==> flow/design.v <==
module counter(
    output reg [3:0] count_reg,       
    input clk,                       
    input reset,                     
    input Init,                      
    input [3:0] load,                
    input [1:0] control              
    );
  always @(posedge clk) begin
    if (reset) begin
      count_reg = 0;                             
    end else begin
        if (Init) begin
            count_reg = load;                     
        end 
        else begin
            case(control)                          
            2'b00: count_reg = count_reg + 1;      
            2'b01: count_reg = count_reg + 2;      
            2'b10: count_reg = count_reg - 1;      
            2'b11: count_reg = count_reg - 2;      
            endcase
        end
    end
  end
endmodule
module Game_State#(
    parameter COUNTER_SIZE = 4           
    )(
    output reg [1:0] who,                
    output reg los,                      
    output reg win,                      
    output reg gameover,                 
    input clk,                           
    input reset,                         
    input [1:0] control,                 
    input INIT,                          
    input [COUNTER_SIZE-1:0] i_value     
    );
    wire start_over = reset | gameover;  
    reg [COUNTER_SIZE-1:0] count_reg;    
    reg [3:0]wins, losses;               
    counter c1(.clk(clk), .reset(start_over), .Init(INIT), .load(i_value), .control(control), .count_reg(count_reg));
    always@(posedge clk) begin
        if (start_over) begin       
            who = 0;                     
            los = 0;                     
            win = 0;                     
            gameover <= 0;               
            wins = 0;                    
            losses = 0;                  
        end 
        else if(INIT) begin
            who = 0;                     
            los = 0;                     
            win = 0;                     
            wins = 0;                    
            losses = 0;                  
            gameover <= 0;               
        end
        else begin
            if (count_reg == 15) begin
                win = 1;                 
                los = 0;                 
                wins = wins + 1;         
            end else if(count_reg == 0) begin
                win = 0;                 
                los = 1;                 
                losses = losses + 1;     
            end
            else begin
                win = 0;                 
                los = 0;                 
            end
            if (losses == 15) begin
                who = 1;                 
                gameover <= 1;           
            end
            if (wins == 15) begin
                who = 2;                 
                gameover <= 1;           
            end
        end
    end
endmodule
### Tool chain data of Game_State

The steps from the RTL of Game_State to its reports follow in flow order.
Lines are those of the file above, counted from 1.
Operators: Yosys type, input widths -> output width; for muxes data width and select width s.
Cell names lack the library's common part.
A cell with -- has no value.

| set-up | value |
|---|---|
| top module | Game_State |
| clock input | clk |
| cell library | sky130hd |
| library corner | tt_025C_1v80 |

### Word-level counts

Source: Yosys, flattened and elaborated, memories not mapped. Widths are those after wreduce. Registers that Yosys merges into a memory's read port (data or address) are not register bits. Print and check cells do not count. Equal cells are merged and count once.

| word-level totals | value |
|---|---|
| cells after elaboration | 42 |
| output and inout port bits | 5 |
| bits in registers | 17 |

| cells by class | value |
|---|---|
| equal/unequal tests | 6 |
| reductions and logical operators | 6 |
| bitwise logic cells | 1 |
| $add $sub $neg | 6 |
| multiplexer cells | 15 |

Operators by type and width:

| kind | number |
|---|---|
| $mux 4 | 8 |
| $pmux 4 s4 | 1 |
| $add 4x1->4 const B | 3 |
| $eq 4x4->1 const B | 3 |
| $reduce_or 3->1 | 2 |
| $eq 2x2->1 const B | 2 |
| $sub 4x1->4 const B | 1 |
| $add 4x2->4 const B | 1 |
| $sub 4x2->4 const B | 1 |
| $logic_not 4->1 | 1 |
| $mux 2 | 2 |
| $mux 1 | 4 |
| $eq 2x1->1 const B | 1 |
| $logic_not 2->1 | 1 |
| $reduce_bool 2->1 | 1 |
| $reduce_or 2->1 | 1 |
| $or 1x1->1 | 1 |

### Logic depth

Yosys ltp: most cells in a row. Word level: on the elaborated netlist, between registers, memories and ports. Mapped: between sequential cells and ports; inverters and the memories' decode and read muxes count.

| logic depth | value |
|---|---|
| depth after elaboration | 8 |
| ABC_AREA | 0 |
| mapped depth | 8 |

### Mapped cells and area

The flow's flattened synthesis, as Yosys stat reports it; memories are mapped. The netlist is that of the ABC_AREA named above (0 if unset); the other value can give another one.
The area totals of this step are shown rounded.

Cells by type:

| cell | number | area in all (um2) |
|---|---|---|
| dfxtp_1 | 17 | 340.326 |
| nor2_1 | 13 | 48.797 |
| ha_1 | 3 | 37.536 |
| xor2_1 | 4 | 35.034 |
| xnor2_1 | 3 | 26.275 |
| a21oi_1 | 5 | 25.024 |
| nor2b_1 | 4 | 25.024 |
| inv_1 | 6 | 22.522 |
| nand4_4 | 1 | 21.27 |
| nor4_4 | 1 | 21.27 |
| fa_1 | 1 | 20.019 |
| mux2i_1 | 2 | 20.019 |
| nor3_1 | 4 | 20.019 |
| o21ai_0 | 4 | 20.019 |
| a211oi_1 | 2 | 15.014 |
| nand3_1 | 3 | 15.014 |
| or4_1 | 2 | 15.014 |
| or4b_4 | 1 | 13.763 |

Other cell types: 23; their cells: 26.

| synthesis totals | value |
|---|---|
| cell area after synthesis | 933 um2 |
| flip-flops | 17 |
| standard cells after synthesis | 102 |

By module: a second synthesis without flattening, with its own total; a netlist apart from the flattened one above.

| unflattened totals | value |
|---|---|
| cell total of the unflattened synthesis | 105 |
| area (unflattened synthesis) | 907 um2 |

Each row is one instance without its submodules.

Modules:

| module | sequential area (um2) | cells | times used | area (um2) |
|---|---|---|---|---|
| Game_State | 260 | 63 | 1 | 571 |
| counter | 80.1 | 42 | 1 | 337 |

### Worst setup path after synthesis

OpenSTA on the mapped netlist: ideal clock, no wires. The path of least setup slack (recovery checks aside). Input and output delay are each 20% of the period. Register names are those of the netlist, which keeps one name where synthesis merged equal registers.

| path after synthesis | value |
|---|---|
| path type | input-to-reg |
| start | input port control[0] |
| end | register c1.count_reg[2] |
| setup slack | 1,318 ps |
| path buffers | 1 |
| data arrival time | 2,086 ps |
| stages on the path | 8 |
| setup time | 117 ps |
| period | 3,520 ps |
| path delay | 1,499 ps |
| data required time | 3,403 ps |
| time at the first pin | 704 ps |
| synthesis period reached | 2,202 ps |

"path delay" = arrival - input delay + setup time.
"stages on the path" counts driving pins, that of a launching flip-flop among them; a cell with two outputs on the path counts twice.
"synthesis period reached" = period - worst setup slack (recovery checks aside). The figure is calculated, with input and output delays left at 20% of the set period.
Between the ends stands the longest chain of elaborated cells between them, by number of cells; it is not shown to be the way that was timed. Of several equally long chains one is given.
Each line given opens the expression or statement behind the cell; cells for indexed reads and writes are added by Yosys, which also makes memories of some case tables.
A register here has more assigning lines than the two given.

| on the way, after synthesis | value |
|---|---|
| path through | clkbuf_1 nor2b_1 xnor2_1 ha_1 nor2b_1 or4_1 a31oi_1 nor2_1 |
| length of the longest elaborated chain | 3 |
| elaborated cells between the ends (all ways) | 6 |
| source lines of those cells | 2 |

Ends and longest elaborated chain, after synthesis:

| item | RTL line | text |
|---|---|---|
| start: declaration | 36 | `input [1:0] control,` |
| $eq 2x2->1 | 17 | `case(control)` |
| $pmux 4 s4 | 17 |  |
| $mux 4 | 13 | `if (Init) begin` |
| end: assignment | 14 | `count_reg = load;` |
| end: assignment | 18 | `2'b00: count_reg = count_reg + 1;` |
| end: declaration | 2 | `output reg [3:0] count_reg,` |

### Timing after layout

From the final timing report of entry A: the path of least setup slack in the routed layout; clock arrival at registers is part of the times.
The report prints the path's times to 10 ps; the period is as set.

| path post-layout | value |
|---|---|
| path type | reg-to-reg |
| start | register c1.count_reg[1] |
| end | register who[1] |
| setup slack | -140 ps |
| data required time | 1,690 ps |
| setup time | 70 ps |
| time at the first pin | 260 ps |
| data arrival time | 1,840 ps |
| period | 1,500 ps |
| path buffers | 1 |
| stages on the path | 6 |

Between the ends stands the longest chain of elaborated cells between them, by number of cells; it is not shown to be the way that was timed. Of several equally long chains one is given.
A register here has more assigning lines than the two given.

| on the way, post-layout | value |
|---|---|
| path through | dfxtp_4 buf_4 nand4_4 or4b_4 a311o_1 a31oi_1 |
| length of the longest elaborated chain | 8 |
| elaborated cells between the ends (all ways) | 14 |
| source lines of those cells | 6 |

Ends and longest elaborated chain, post-layout:

| item | RTL line | text |
|---|---|---|
| start: declaration | 2 | `output reg [3:0] count_reg,` |
| start: assignment | 14 | `count_reg = load;` |
| start: assignment | 18 | `2'b00: count_reg = count_reg + 1;` |
| $logic_not 4->1 | 66 | `end else if(count_reg == 0) begin` |
| $mux 4 | 66 |  |
| $mux 4 | 62 | `if (count_reg == 15) begin` |
| $mux 4 | 53 | `else if(INIT) begin` |
| $mux 4 | 45 | `if (start_over) begin` |
| $eq 4x4->1 | 75 | `if (losses == 15) begin` |
| $mux 2 | 75 |  |
| $mux 2 | 79 | `if (wins == 15) begin` |
| end: assignment | 76 | `who = 1;` |
| end: assignment | 80 | `who = 2;` |
| end: declaration | 30 | `output reg [1:0] who,` |

Module Game_State, platform sky130hd: 2 stored runs of the flow (Yosys, OpenROAD) with differing settings, in no particular order. Input and output delays are each 20% of the period that was set; the output load is 0.01 pF.
"period reached" = clock period - worst setup slack. The figure is calculated, with input and output delays left at 20% of the set period.
By "allowed time less slack (worst setup path)" is meant the share of the clock period that the worst setup path is allowed (20% is reserved at inputs, 20% at outputs), minus its slack. Clock arrival times at its registers enter into it.
"total power of the final layout" is the tool's figure for a default switching activity; nothing was simulated.
"allowed time less slack (worst setup path)" is known to 10 ps.
Values from the reports are rounded here.

#### Entry A

| setting | value |
|---|---|
| period_ns | `1.5` |
| CORE_UTILIZATION | `17` |
| SETUP_SLACK_MARGIN | `0.18` |
| SLEW_MARGIN | `40` |
| MIN_ROUTING_LAYER | `met1` |
| MAX_ROUTING_LAYER | `met4` |
| CAP_MARGIN | `20` |
| CORE_MARGIN | `2` |

| result | value |
|---|---|
| cell area after synthesis | 933 um2 |
| area inside the die boundary | 6,100 um2 |
| utilization after routing | 30.3 % |
| worst setup slack after layout | -145 ps |
| final setup TNS | -551 ps |
| final worst hold slack | 464 ps |
| total power of the final layout | 1,130 µW |
| period reached | 1,645 ps |
| allowed time less slack (worst setup path) | 1,640 ps |
| type of the worst setup path | reg-to-reg |

#### Entry B

| setting | value |
|---|---|
| period_ns | `2.16` |
| SETUP_SLACK_MARGIN | `0.24` |
| CAP_MARGIN | `20` |
| CORE_MARGIN | `2` |
| CORE_UTILIZATION | `40` |
| SLEW_MARGIN | `20` |

| result | value |
|---|---|
| cell area after synthesis | 933 um2 |
| area inside the die boundary | 2,740 um2 |
| utilization after routing | 52.2 % |
| worst setup slack after layout | 339 ps |
| final setup TNS | 0 ps |
| final worst hold slack | 469 ps |
| total power of the final layout | 615 µW |
| period reached | 1,821 ps |
| allowed time less slack (worst setup path) | 1,820 ps |
| type of the worst setup path | reg-to-reg |
